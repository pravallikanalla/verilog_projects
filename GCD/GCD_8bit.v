==> flow/design.v <==
`timescale 1ns / 1ps
module GCD_8bit(
    input [7:0] M,
    input [7:0] N,
    input clk,
    input load,
    input sync_reset,
    output [7:0] GCD,
    output reg TC
    );
	 reg [7:0] M_next, N_next,  min_MN, mod_M_sub_N;
	 wire cnt;
	 reg [7:0] M_, N_;
	 reg [2:0] R;    
	 and N1(cnt, ~M_[0], ~N_[0]);  
	 assign GCD = M_ << R;
	 always @(*)
	 begin
	 		if(M_ > N_)
			begin
				min_MN = N_;
				mod_M_sub_N = M_ - N_;
			end
			else
			begin
				min_MN = M_;
				mod_M_sub_N = N_ - M_;
			end
			if ((M_ == N_) || (M_ == 1) || (N_ == 1))
				TC = 1;
			else
				TC = 0;
	 end
	 always @(*)
	 begin
		if(M_[0] == 0)
			M_next = M_ >> 1;
		else
		begin
			if(N_[0] == 0)
				M_next = M_;
			else
				M_next = min_MN;
		end
		if(N_[0] == 0)
			N_next = N_ >> 1;
		else
		begin
			if(M_[0] == 0)
				N_next = N_;
			else
				N_next = mod_M_sub_N;
		end
	 end
	 always @(posedge clk)
	 begin
		if(sync_reset)
		begin
			M_ <= 0;
			N_ <= 0;
			R  <= 0;
		end
		else 
		begin
			if(load)
			begin
				M_ <= M;
				N_ <= N;
				R  <= 0;
			end
			else
			begin
				M_ <= M_next;
				N_ <= N_next;
				if(cnt)
					R <= R+1;
				else
					R <= R;
			end
		end
	 end
endmodule
Step by step through the tools: GCD_8bit --
What the tools print for GCD_8bit, step after step. Lines are those of the file above, counted from 1. Operators carry their Yosys type and port widths (W data, S select, Z words). Cell names lack the library's common part. The mark -- stands for no value.
Set-up: top module GCD_8bit, clock input clk, standard-cell library sky130hd, library corner tt_025C_1v80

After elaboration --
Counts by Yosys on the flattened word-level netlist (proc, flatten, opt, wreduce; memories kept). Register bits leave out memories and registers merged into their read ports (data or address). Print and check cells are left out. Cells with the same type and inputs are merged into one.
Storage and ports: bits in registers 19, latch bits 0, RAM bits 0, memory bits (read-only) 0, word width x clocked read ports 0, memories kept 0, output and inout port bits 9, word-level cells 32
Cells by class: add/sub/neg operators 3, multipliers 0, divide/modulo/power cells 0, $lt $le $gt $ge 1, eq/ne operators 6, shifts and indexed selects 1, multiplexer cells 9, bitwise operators 3, reduce/logical cells 4
Operators by type and width (count):
- $mux W8 | 8
- $eq A8 B1 Y1 const B | 2
- $sub A8 B8 Y8 | 2
- $shl A8 B3 Y8 | 1
- $gt A8 B8 Y1 | 1
- $eq A8 B8 Y1 | 1
- $ne A3 B2 Y1 const B | 2
- $add A3 B1 Y3 const B | 1
- $ne A3 B3 Y1 const B | 1
- $logic_or A1 B1 Y1 | 2
- $not A1 Y1 | 2
- $reduce_and A2 Y1 | 1
- $reduce_or A2 Y1 | 1
- $and A1 B1 Y1 | 1
- $mux W1 | 1

Longest topological paths --
Depth = most cells in a row (Yosys ltp): at word level without a register or memory, in the mapped netlist without a sequential cell, where the memories' decode and read muxes count.
Depth: word-level depth 5, ABC_AREA 0, gate-level depth with buffers 11, gate-level depth less buffers 10

Synthesis result --
Yosys stat after the flow's synthesis: flattened, memories mapped to cells. It holds for the ABC_AREA given above (unset counts as 0); a run with the other value may have another netlist. Totals and module areas in this step are rounded.
Mapped netlist: cell count 255, synthesis area 1900 um^2, sequential area 380 um^2, flip-flop cells 19
Cells by type:
- dfxtp_1 | count 19, area in all 380.365 um^2
- mux2i_1 | count 23, area in all 230.221 um^2
- ha_1 | count 17, area in all 212.704 um^2
- o21ai_0 | count 23, area in all 115.11 um^2
- a21oi_1 | count 22, area in all 110.106 um^2
- nor2_1 | count 25, area in all 93.84 um^2
- inv_1 | count 19, area in all 71.318 um^2
- nand2_1 | count 18, area in all 67.565 um^2
- fa_1 | count 2, area in all 40.038 um^2
- a211oi_1 | count 5, area in all 37.536 um^2
- a21o_1 | count 5, area in all 37.536 um^2
- clkbuf_1 | count 10, area in all 37.536 um^2
- nand4_1 | count 6, area in all 37.536 um^2
- nand3_1 | count 6, area in all 30.029 um^2
- nor3_1 | count 6, area in all 30.029 um^2
- a22o_1 | count 3, area in all 26.275 um^2
- xnor2_1 | count 3, area in all 26.275 um^2
- xor2_1 | count 3, area in all 26.275 um^2
Other cell types: 26; their cells: 40.

Path before layout --
Path of least setup slack by OpenSTA after synthesis, without wires, with an ideal clock, recovery checks aside; 20% of the period is set as input and as output delay. Where synthesis merged equal registers, the netlist keeps one of their names.
Timing path post-synthesis: path type reg2reg, start register M_[4], end register N_[5], clock period 3070 ps, arrival 2341 ps, required time 3008 ps, path slack 667 ps, delay of the path 2403 ps, stages on the path 10, path buffers 1, synthesis period reached 2403 ps
"delay of the path" = arrival - input delay + setup time. "stages on the path" counts driving pins, that of a launching flip-flop among them; a cell with two outputs on the path counts twice. "synthesis period reached" = period - worst setup slack (recovery checks aside). The figure is calculated, with input and output delays left at 20% of the set period. The rows between start and end are the longest chain of elaborated cells between them; the timing report does not say that the signal goes this way. Where chains are equally long, one stands for them. A line is the first line of the expression or statement that the cell stems from. Yosys adds cells for indexed reads and writes and turns some case tables into memories. A register here has more assigning lines than the two given.
Between the ends, post-synthesis: path through dfxtp_1 > inv_1 > ha_1 > buf_4 > nand4_1 > or4b_4 > o31ai_2 > mux2_2 > a311o_1 > nand3_1, cells in the longest elaborated chain 5, elaborated cells on any way between the ends 7, source lines of those cells 6
Ends and longest elaborated chain, post-synthesis:
- start: declaration | line 13 | reg [7:0] M_, N_;
- start: assignment | line 59 | M_ <= 0;
- start: assignment | line 73 | M_ <= M_next;
- $sub A8 B8 Y8 | line 27 | mod_M_sub_N = N_ - M_;
- $mux W8 | line 19 | if(M_ > N_)
- $mux W8 | line 49 | if(M_[0] == 0)
- $mux W8 | line 45 | if(N_[0] == 0)
- $mux W8 | line 65 | if(load)
- end: assignment | line 68 | N_ <= N;
- end: assignment | line 74 | N_ <= N_next;
- end: declaration | line 13

Worst path after layout --
From the final timing report of job 1: the path of least setup slack in the routed layout; clock arrival at registers is part of the times. The report prints the path's times to 10 ps; the period is as set.
Timing path after layout: path type reg2out, start register M_[0], end output TC, clock period 2930 ps, arrival 2360 ps, required time 2340 ps, path slack -10 ps, stages on the path 6, path buffers 1
The rows between start and end are the longest chain of elaborated cells between them; the timing report does not say that the signal goes this way. Where chains are equally long, one stands for them. A register here has more assigning lines than the two given.
Between the ends, after layout: path through dfxtp_1 > clkinv_1 > ha_1 > or4b_4 > nand3_1 > dlygate4sd2_1, cells in the longest elaborated chain 4, elaborated cells on any way between the ends 5, source lines of those cells 1
Ends and longest elaborated chain, after layout:
- start: declaration | line 13 | reg [7:0] M_, N_;
- start: assignment | line 59 | M_ <= 0;
- start: assignment | line 73 | M_ <= M_next;
- $eq A8 B8 Y1 | line 29 | if ((M_ == N_) || (M_ == 1) || (N_ == 1))
- $logic_or A1 B1 Y1 x2 | line 29
- $mux W1 | line 29
- end: declaration | line 9 | output reg TC

Top module GCD_8bit; platform sky130hd; tools Yosys and OpenROAD; 2 stored runs in no particular order. Input and output delays are each 20% of the period that was set; the output load is 0.01 pF.
"overall power": no workload was simulated; the value follows from the tool's default switching activity.
Measured values are rounded.

[job 1] flow files
==> flow/run.sh <==
#!/bin/bash
# the make line also repeats the synthesis and layout settings of config.mk as NAME=value (left out here)
make -C /OpenROAD-flow-scripts/flow DESIGN_CONFIG=/design/flow/config.mk WORK_HOME=/design/flow/orfs CLKGATE_MAP_FILE= finish
==> flow/config.mk <==
export PLATFORM = sky130hd
export DESIGN_NAME = GCD_8bit
export DESIGN_NICKNAME = GCD_8bit
export VERILOG_FILES = /design/flow/design.v
export SDC_FILE = /design/flow/constraint.sdc
export NUM_CORES = 4
export LEC_CHECK = 0
export CAP_MARGIN = 20
export CORE_MARGIN = 2
export CORE_UTILIZATION = 70
export SLEW_MARGIN = 20
==> flow/constraint.sdc <==
create_clock -name core_clock -period 2.93 [get_ports {clk}]
set_input_delay 0.5860 -clock core_clock [delete_from_list [all_inputs] [get_ports {clk}]]
set_output_delay 0.5860 -clock core_clock [all_outputs]
set_load 0.01 [all_outputs]

[job 1] result: post-synthesis cell area 1900 um^2; worst-case hold slack 640 ps; overall power 1.0 mW; setup slack of the critical path -13 ps; final design utilization 0.92; die outline area 3200 um^2; sum of negative setup slack -13 ps

[job 2] flow files
==> flow/run.sh <==
#!/bin/bash
# the make line also repeats the synthesis and layout settings of config.mk as NAME=value (left out here)
make -C /OpenROAD-flow-scripts/flow DESIGN_CONFIG=/design/flow/config.mk WORK_HOME=/design/flow/orfs CLKGATE_MAP_FILE= finish
==> flow/config.mk <==
export PLATFORM = sky130hd
export DESIGN_NAME = GCD_8bit
export DESIGN_NICKNAME = GCD_8bit
export VERILOG_FILES = /design/flow/design.v
export SDC_FILE = /design/flow/constraint.sdc
export NUM_CORES = 4
export LEC_CHECK = 0
export CAP_MARGIN = 25
export CORE_MARGIN = 7
export CORE_UTILIZATION = 67
export CTS_CLUSTER_SIZE = 41
export PLACE_DENSITY_LB_ADDON = 0.08
export SETUP_SLACK_MARGIN = 0.12
export SLEW_MARGIN = 0
==> flow/constraint.sdc <==
create_clock -name core_clock -period 2.33 [get_ports {clk}]
set_input_delay 0.4660 -clock core_clock [delete_from_list [all_inputs] [get_ports {clk}]]
set_output_delay 0.4660 -clock core_clock [all_outputs]
set_load 0.01 [all_outputs]

[job 2] result: incomplete, routing halted on DPL-0038
